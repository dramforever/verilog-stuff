==> flow/design.v <==
`default_nettype none
module lfsr (
    input logic clk,
    input logic rst,
    input logic in,
    output logic out_gal,
    output logic out_fib
);
    localparam INIT     = 8'b1000_0000;
    localparam FIB_TAP  = 8'b0010_1101;
    localparam GAL_TAP  = 8'b1011_0100;
    logic [7:0] gal_state, fib_state;
    initial gal_state = INIT;
    initial fib_state = INIT;
    always @(posedge clk)
        if (rst) begin
            gal_state <= INIT;
            fib_state <= INIT;
        end else begin
            if (gal_state[0])
                gal_state <= { in, gal_state[7:1] } ^ GAL_TAP;
            else
                gal_state <= { in, gal_state[7:1] };
            fib_state <= { ^(fib_state & FIB_TAP) ^ in, fib_state[7:1] };
        end
    assign out_gal = gal_state[0];
    assign out_fib = fib_state[0];
endmodule
Step by step through the tools: lfsr. Tool output for the design above, in the order of the flow. Line numbers count from 1 in the design file above. Operators: Yosys type, input widths -> output width; for muxes data width and select width s. Library cell names are shortened. A cell with n/a has no value.

Top: lfsr. Clock: clk. Standard-cell library: sky130hd. Library corner: tt_025C_1v80.

Word level. Counts by Yosys on the flattened word-level netlist (proc, flatten, opt, wreduce; memories kept). Register bits leave out memories and registers merged into their read ports (data or address); mux counts leave out enables and synchronous resets folded into registers. Print and check cells are left out. Cells with the same type and inputs are merged into one.

Under register bits after elaboration stands 16. Input port bits: 3. Output and inout port bits: 2. Under elaborated cells stands 6.

The entry for mux-type cells reads 1. The entry for bitwise operators reads 2. Under reductions and logical operators stands 1.

Operators by type and width (count): $reduce_xor 8->1 (1); $mux 8 (1); $not 4->4 (1); $xor 1x1->1 (1).

Logic depth. Yosys ltp: most cells in a row. Word level: on the elaborated netlist, between registers, memories and ports. Mapped: between sequential cells and ports; inverters and the memories' decode and read muxes count.

The entry for word-level depth reads 2. Under ABC_AREA stands 0. The figure for gate-level depth with buffers is 3. For mapped depth without buffers the number is 3.

Mapped cells and area. Source: synth_stat.txt of the flow (Yosys; design flattened, memories mapped). It holds for the ABC_AREA given above (unset counts as 0); a run with the other value may have another netlist. The area totals of this step are shown rounded.

Cells by type: dfxtp_1 (count 16, total area 320.307 um2); nor2b_1 (count 11, total area 68.816 um2); xnor2_1 (count 6, total area 52.55 um2); xnor3_1 (count 1, total area 22.522 um2); nand2b_1 (count 2, total area 12.512 um2); nor2_1 (count 3, total area 11.261 um2); clkbuf_1 (count 2, total area 7.507 um2).

The entry for cells in the netlist reads 41. Mapped area: 495 um2. Under sequential part of the area stands 320 um2. Under mapped flip-flops stands 16. Under buffers stands 2.

Timing after synthesis. Path of least setup slack by OpenSTA after synthesis, without wires, with an ideal clock, recovery checks aside; 20% of the period is set as input and as output delay. Where synthesis merged equal registers, the netlist keeps one of their names.

Path kind: input to register. Start point: in in. End point: reg fib_state[7]. The entry for period reads 1690 ps. Launch time at the first pin: 338 ps. The figure for data arrival time is 897 ps. For required time the number is 1573 ps. Setup slack: 676 ps. Delay of the path: 676 ps. Driving pins on the path: 3. The figure for synthesis period reached is 1014 ps.

"delay of the path" is the arrival time less input delay plus setup time. "driving pins on the path" counts driving pins, that of a launching flip-flop among them; a cell with two outputs on the path counts twice. "synthesis period reached" is the clock period less the worst setup slack; recovery checks do not enter. This is arithmetic on one report: input and output delays are still those of the set period (20% each). The rows between start and end are the longest chain of elaborated cells between them; the timing report does not say that the signal goes this way. Where chains are equally long, one stands for them. Each line given opens the expression or statement behind the cell; cells for indexed reads and writes are added by Yosys, which also makes memories of some case tables.

Path through: xnor3_1 -> xnor2_1 -> nand2b_1. The entry for cells in the longest elaborated chain reads 1. The entry for elaborated cells on any way between the ends reads 1. Classes of those cells: logic (1).

RTL lines, path after synthesis: from (decl) (line 5) `input logic in,`; $xor 1x1->1 (line 24) `fib_state <= { ^(fib_state & FIB_TAP) ^ in, fib_state[7:1] };`; to (assign) (line 18) `fib_state <= INIT;`; to (assign) (line 24); to (decl) (line 12) `logic [7:0] gal_state, fib_state;`.

Path in the finished layout. Path of least setup slack in the final report of run 1 (OpenROAD, finished layout, wires in). Where an end is a register, its clock arrival counts in the times. The path's times are printed in steps of 10 ps; the period is the one set.

Path kind: register to register. Start point: reg fib_state[3]. End point: reg fib_state[7]. The entry for period reads 586 ps. Launch time at the first pin: 240 ps. The figure for data arrival time is 1120 ps. For required time the number is 730 ps. Setup slack: -400 ps. Driving pins on the path: 4.

The rows between start and end are the longest chain of elaborated cells between them; the timing report does not say that the signal goes this way. Where chains are equally long, one stands for them.

Path through: dfxtp_2 -> xnor3_1 -> xnor2_1 -> nand2b_1. The entry for cells in the longest elaborated chain reads 2. The entry for elaborated cells on any way between the ends reads 2. Classes of those cells: logic (1); reduce/logical (1).

RTL lines, path post-layout: from (decl) (line 12) `logic [7:0] gal_state, fib_state;`; from (assign) (line 18) `fib_state <= INIT;`; from (assign) (line 24) `fib_state <= { ^(fib_state & FIB_TAP) ^ in, fib_state[7:1] };`; $reduce_xor 8->1 (line 24); $xor 1x1->1 (line 24); to (assign) (line 18); to (assign) (line 24); to (decl) (line 12).

Lab notebook: lfsr

Stored flow runs of lfsr (2 of them; Yosys, OpenROAD, sky130hd). They differ in their settings and are not a sequence. Constraints: input delay and output delay 20% of the set period each, output load 0.01 pF. "period reached" means the clock period less the worst setup slack. The figure is calculated, with input and output delays left at 20% of the set period. "total design power": no workload was simulated; the value follows from the tool's default switching activity. Measured values are rounded.

Files of run 1:
==> flow/run.sh <==
#!/bin/bash
# the make line also repeats the synthesis and layout settings of config.mk as NAME=value (left out here)
make -C /OpenROAD-flow-scripts/flow DESIGN_CONFIG=/design/flow/config.mk WORK_HOME=/design/flow/orfs CLKGATE_MAP_FILE= finish
==> flow/config.mk <==
export PLATFORM = sky130hd
export DESIGN_NAME = lfsr
export DESIGN_NICKNAME = lfsr
export VERILOG_FILES = /design/flow/design.v
export SDC_FILE = /design/flow/constraint.sdc
export NUM_CORES = 4
export LEC_CHECK = 0
export CAP_MARGIN = 20
export CELL_PAD_IN_SITES_GLOBAL_PLACEMENT = 1
export CORE_ASPECT_RATIO = 0.58
export CORE_MARGIN = 2
export CORE_UTILIZATION = 18
export GPL_TIMING_DRIVEN = 0
export MAX_ROUTING_LAYER = met5
export PLACE_DENSITY = 0.79
export SLEW_MARGIN = 20
==> flow/constraint.sdc <==
create_clock -name core_clock -period 0.586 [get_ports {clk}]
set_input_delay 0.1172 -clock core_clock [delete_from_list [all_inputs] [get_ports {clk}]]
set_output_delay 0.1172 -clock core_clock [all_outputs]
set_load 0.01 [all_outputs]

Results of run 1. The period reached comes to 985 ps. The worst hold slack in the final report comes to 129 ps. The total design power comes to 2,210 uW. The cell area after synthesis is 495 um2. The die size stands at 3,200 um2. The setup total negative slack comes to -1,480 ps. The measured utilization after layout is 26.3 %. The worst setup slack after layout is -399 ps.

Files of run 2:
==> flow/run.sh <==
#!/bin/bash
# the make line also repeats the synthesis and layout settings of config.mk as NAME=value (left out here)
make -C /OpenROAD-flow-scripts/flow DESIGN_CONFIG=/design/flow/config.mk WORK_HOME=/design/flow/orfs CLKGATE_MAP_FILE= finish
==> flow/config.mk <==
export PLATFORM = sky130hd
export DESIGN_NAME = lfsr
export DESIGN_NICKNAME = lfsr
export VERILOG_FILES = /design/flow/design.v
export SDC_FILE = /design/flow/constraint.sdc
export NUM_CORES = 4
export LEC_CHECK = 0
export ABC_AREA = 1
export CAP_MARGIN = 0
export CORE_MARGIN = 2
export CORE_UTILIZATION = 59
export CTS_CLUSTER_DIAMETER = 246
export GPL_ROUTABILITY_DRIVEN = 1
export MIN_ROUTING_LAYER = met2
export PLACE_DENSITY_LB_ADDON = 0.26
export SETUP_SLACK_MARGIN = 0.13
export SLEW_MARGIN = 20
==> flow/constraint.sdc <==
create_clock -name core_clock -period 1.46 [get_ports {clk}]
set_input_delay 0.2920 -clock core_clock [delete_from_list [all_inputs] [get_ports {clk}]]
set_output_delay 0.2920 -clock core_clock [all_outputs]
set_load 0.01 [all_outputs]

Outcome of run 2: no results, floorplanning failed with PDN-0185.
