==> flow/design.v <==
`default_nettype none
module serialtx #(
    DIVIDE = 2,  
    FRAME = 8
) (
    input logic clk,
    input logic rst,
    output logic uart_tx,
    input logic [31:0] wb_addr,
    input logic [FRAME - 1 : 0] wb_data_w,
    output logic [31:0] wb_data_r,
    input logic wb_we, wb_stb, wb_cyc,
    output logic wb_ack, wb_stall
);
    localparam STATE_WIDTH = $clog2(FRAME + 3);
    logic [STATE_WIDTH - 1 : 0] state;
    initial state = 0;
    logic busy;
    assign busy = state != 0;
    logic [31:0] num_bytes;
    initial num_bytes = 0;
    assign wb_data_r = num_bytes;
    logic [FRAME - 1 : 0] data;
    localparam DIV_WIDTH = $clog2(DIVIDE);
    logic [DIV_WIDTH - 1 : 0] div_counter;
    initial div_counter = 0;
    logic div_overflow;
    assign div_overflow = div_counter + 1'b1 == DIVIDE[DIV_WIDTH - 1 : 0];
    logic last_cycle;
    assign last_cycle = state == 2 && div_overflow && wb_stb && wb_we;
    assign wb_stall = busy && ! last_cycle && wb_we;
    initial wb_ack = 1'b0;
    always @(posedge clk) begin
        wb_ack <= 1'b0;
        if (rst) begin
            state <= 0;
            div_counter <= 0;
            num_bytes <= 0;
        end else begin
            if (wb_stb && ! wb_we) begin
                wb_ack <= 1'b1;
            end
            if (state == 0) begin
                if (wb_stb && wb_we) begin
                    state <= 1;
                    data <= wb_data_w;
                    wb_ack <= 1'b1;
                end
            end else begin
                if (div_overflow) begin
                    if (state == 1) begin
                        state <= 3;
                    end else if (state == FRAME + 2) begin
                        state <= 2;
                    end else if (state == 2) begin
                        if (wb_stb && wb_we) begin
                            state <= 1;
                            data <= wb_data_w;
                            wb_ack <= 1'b1;
                        end else begin
                            state <= 0;
                        end
                        num_bytes <= num_bytes + 32'd1;
                    end else begin
                        state <= state + 1'd1;
                    end
                    div_counter <= 0;
                end else begin
                    div_counter <= div_counter + 1'd1;
                end
            end
        end
    end
    always @(*)
        if (state == 1) begin
            uart_tx = 1'b0;
        end else if (state == 0 || state == 2) begin
            uart_tx = 1'b1;
        end else begin
            uart_tx = data[state - 3];
        end
endmodule
# From RTL to reports: serialtx
# The steps from the RTL of serialtx to its reports follow in flow order.
# Lines are those of the file above, counted from 1.
# Operators carry their Yosys type and port widths (W data, S select, Z words).
# Cell names lack the library's common part.
# The mark -- stands for no value.
[design]
design = "serialtx"
clock_port = "clk"
lib = "sky130hd"
corner = "tt_025C_1v80"

# Word level
# Yosys after proc, flatten, opt, wreduce and memory -nomap, before mapping. Memory bits, and registers merged into a memory's read port (data or address), are not among the register bits. Print and check cells are not counted. Equal cells are merged and count once.
[word_totals]
reg_bits = 46
out_inout_bits = 35
word_cells = 61
[op_classes]
add_sub_neg = 4
equal = 7
n_shift = 1
n_mux = 23
n_logic = 5
n_reduce_logical = 16
[op_table]
columns = ["cell", "n"]
rows = [
  ["$mux W8", 6],
  ["$add A32 B1 Y32 const B", 1],
  ["$mux W4", 6],
  ["$mux W1", 11],
  ["$reduce_and A5 Y1", 2],
  ["$shiftx A8 B5 Y1", 1],
  ["$logic_and A1 B1 Y1", 7],
  ["$ne A2 B1 Y1 const B", 3],
  ["$not A1 Y1", 5],
  ["$sub A4 B2 Y5 const B", 1],
  ["$add A4 B1 Y4 const B", 1],
  ["$eq A4 B1 Y1 const B", 1],
  ["$eq A4 B2 Y1 const B", 1],
  ["$eq A4 B4 Y1 const B", 1],
  ["$logic_not A4 Y1", 1],
  ["$reduce_bool A4 Y1", 1],
  ["$logic_not A1 Y1", 2],
  ["$ne A2 B2 Y1 const B", 1],
  ["$reduce_and A2 Y1", 1],
  ["$reduce_bool A2 Y1", 1],
  ["$add A1 B1 Y1 const B", 1],
  ["$logic_or A1 B1 Y1", 1],
]

# Longest topological paths
# Yosys ltp: most cells in a row. Word level: on the elaborated netlist, between registers, memories and ports. Mapped: between sequential cells and ports; inverters and the memories' decode and read muxes count.
[logic_depth]
depth_word = 9
abc_area = 0
ltp_mapped = 10
ltp_nobuf = 6

# Synthesis result
# Yosys stat after the flow's synthesis: flattened, memories mapped to cells. It holds for the ABC_AREA given above (unset counts as 0); a run with the other value may have another netlist.
# The area totals of this step are shown rounded.
[by_type]
columns = ["cell_type", "n", "area_total_um2"]
rows = [
  ["dfxtp_1", 38, 760.73],
  ["edfxtp_1", 8, 240.23],
  ["mux2_2", 11, 123.869],
  ["a21oi_1", 17, 85.082],
  ["nor2_1", 21, 78.826],
  ["nor2b_1", 12, 75.072],
  ["o31ai_1", 9, 67.565],
  ["or4_1", 9, 67.565],
  ["ha_1", 5, 62.56],
  ["nor4_2", 5, 62.56],
  ["xor2_1", 7, 61.309],
  ["nand2_1", 16, 60.058],
  ["nand3_1", 11, 55.053],
  ["o21ai_0", 10, 50.048],
  ["mux4_2", 2, 45.043],
  ["and4_1", 5, 43.792],
  ["nand4_1", 7, 43.792],
  ["nand4_2", 3, 37.536],
]
# Not listed: further types 30, cells in them 71.
[synth_totals]
cell_count = 267
mapped_area_um2 = 2500
sequential_area_um2 = 1000
ff_cells = 46
buffers = 18

# Path before layout
# Source: OpenSTA report_checks on the synthesized netlist (no wires, ideal clock, input and output delay 20% of the period each), path of least setup slack; recovery checks are left aside. Register names are those of the netlist, which keeps one name where synthesis merged equal registers.
[synth_timing]
path_type = "input to register"
startpoint = "input port rst"
endpoint = "register data[0]"
clock_period_ns = 2.92
in_delay_ns = 0.584
t_first_pin_ns = 0.584
arrival_ns = 1.985
path_slack_ns = 0.537
path_delay_ns = 1.799
driving_pins = 3
path_buffers = 2
period_less_setup_slack_ns = 2.383
# "path_delay_ns" = arrival - input delay + setup time.
# "driving_pins" counts driving pins, that of a launching flip-flop among them; a cell with two outputs on the path counts twice.
# "period_less_setup_slack_ns" is the clock period less the worst setup slack; recovery checks do not enter. This is arithmetic on one report: input and output delays are still those of the set period (20% each).
# Between the ends stands the longest chain of elaborated cells between them, by number of cells; it is not shown to be the way that was timed. Of several equally long chains one is given.
# A line is the first line of the expression or statement that the cell stems from. Yosys adds cells for indexed reads and writes and turns some case tables into memories.
[synth_via]
path_cell_list = "clkbuf_1 > clkbuf_1 > nor4b_1"
elab_chain_cells = 2
cone_cells = 2
[synth_lines]
columns = ["item", "line", "text"]
rows = [
  ["from (decl)", 7, "input logic rst,"],
  ["$not A1 Y1", "--", ""],
  ["$reduce_and A5 Y1", "--", ""],
  ["to (assign)", 46, "data <= wb_data_w;"],
  ["to (assign)", 58, "data <= wb_data_w;"],
  ["to (decl)", 23, "logic [FRAME - 1 : 0] data;"],
]

# Path in the finished layout
# Path of least setup slack in the final report of job 1 (OpenROAD, finished layout, wires in). Where an end is a register, its clock arrival counts in the times.
[layout_timing]
path_type = "register to output"
startpoint = "register state[0]"
endpoint = "output port uart_tx"
clock_period_ns = 3.63
output_delay_ns = 0.73
t_first_pin_ns = 0.30
arrival_ns = 2.37
path_slack_ns = 0.53
driving_pins = 9
path_buffers = 2
# Between the ends stands the longest chain of elaborated cells between them, by number of cells; it is not shown to be the way that was timed. Of several equally long chains one is given.
# A register here has more assigning lines than the two given.
[layout_via]
path_cell_list = "dfxtp_1 > buf_4 > inv_1 > ha_1 > mux4_2 > nand2_1 > o21ai_0 > o2bb2ai_1 > clkdlybuf4s50_1"
elab_chain_cells = 4
cone_cells = 8
[layout_lines]
columns = ["item", "line", "text"]
rows = [
  ["from (decl)", 16, "logic [STATE_WIDTH - 1 : 0] state;"],
  ["from (assign)", 36, "state <= 0;"],
  ["from (assign)", 65, "state <= state + 1'd1;"],
  ["$sub A4 B2 Y5", 80, "uart_tx = data[state - 3];"],
  ["$shiftx A8 B5 Y1", 80, ""],
  ["$mux W1", 77, "end else if (state == 0 || state == 2) begin"],
  ["$mux W1", 75, "if (state == 1) begin"],
  ["to (decl)", 8, "output logic uart_tx,"],
]

# Measured data: module serialtx, platform sky130hd, 2 stored runs of the flow under differing settings, order arbitrary. Input and output delays are each 20% of the period that was set; the output load is 0.01 pF.
# "clock_period_reached_ns": clock period set for the run, less the worst setup slack. It is reckoned from that one timing run; input and output delays stay at 20% of the period that was set.
# "worst_setup_path_time_ns" is the time allowed to the run's worst setup path (the clock period less input and output delay, where it has them) less its slack. Clock arrival times count: a late capture clock shortens it, a late launch clock lengthens it.
# "final_power_mw" is the tool's figure for a default switching activity; nothing was simulated.
# The measured numbers are rounded.

[[run]]
name = "job 1"
[run.settings]
period_ns = 3.63
CAP_MARGIN = 20
CORE_MARGIN = 2
CORE_UTILIZATION = 40
SLEW_MARGIN = 20
[run.results]
ws_hold_ns = 0.51
post_route_util_pct = 52
setup_worst_slack_ns = 0.53
final_setup_tns_ns = 0.000
worst_setup_path_time_ns = 2.37
worst_setup_path_type = "register to output"
final_power_mw = 1.0
yosys_chip_area_um2 = 2500
die_footprint_um2 = 6800
clock_period_reached_ns = 3.099
final_stdcell_area_um2 = 3100

[[run]]
name = "job 2"
[run.settings]
period_ns = 2.2
CORE_UTILIZATION = 72
PLACE_DENSITY_LB_ADDON = 0.03
CELL_PAD_IN_SITES_GLOBAL_PLACEMENT = 1
CELL_PAD_IN_SITES_DETAIL_PLACEMENT = 2
ABC_AREA = 0
GPL_TIMING_DRIVEN = 1
GPL_ROUTABILITY_DRIVEN = 0
MIN_ROUTING_LAYER = "met1"
CAP_MARGIN = 20
CORE_MARGIN = 2
SLEW_MARGIN = 20
[run.results]
outcome = "unfinished; error FLW-0024 in placement"
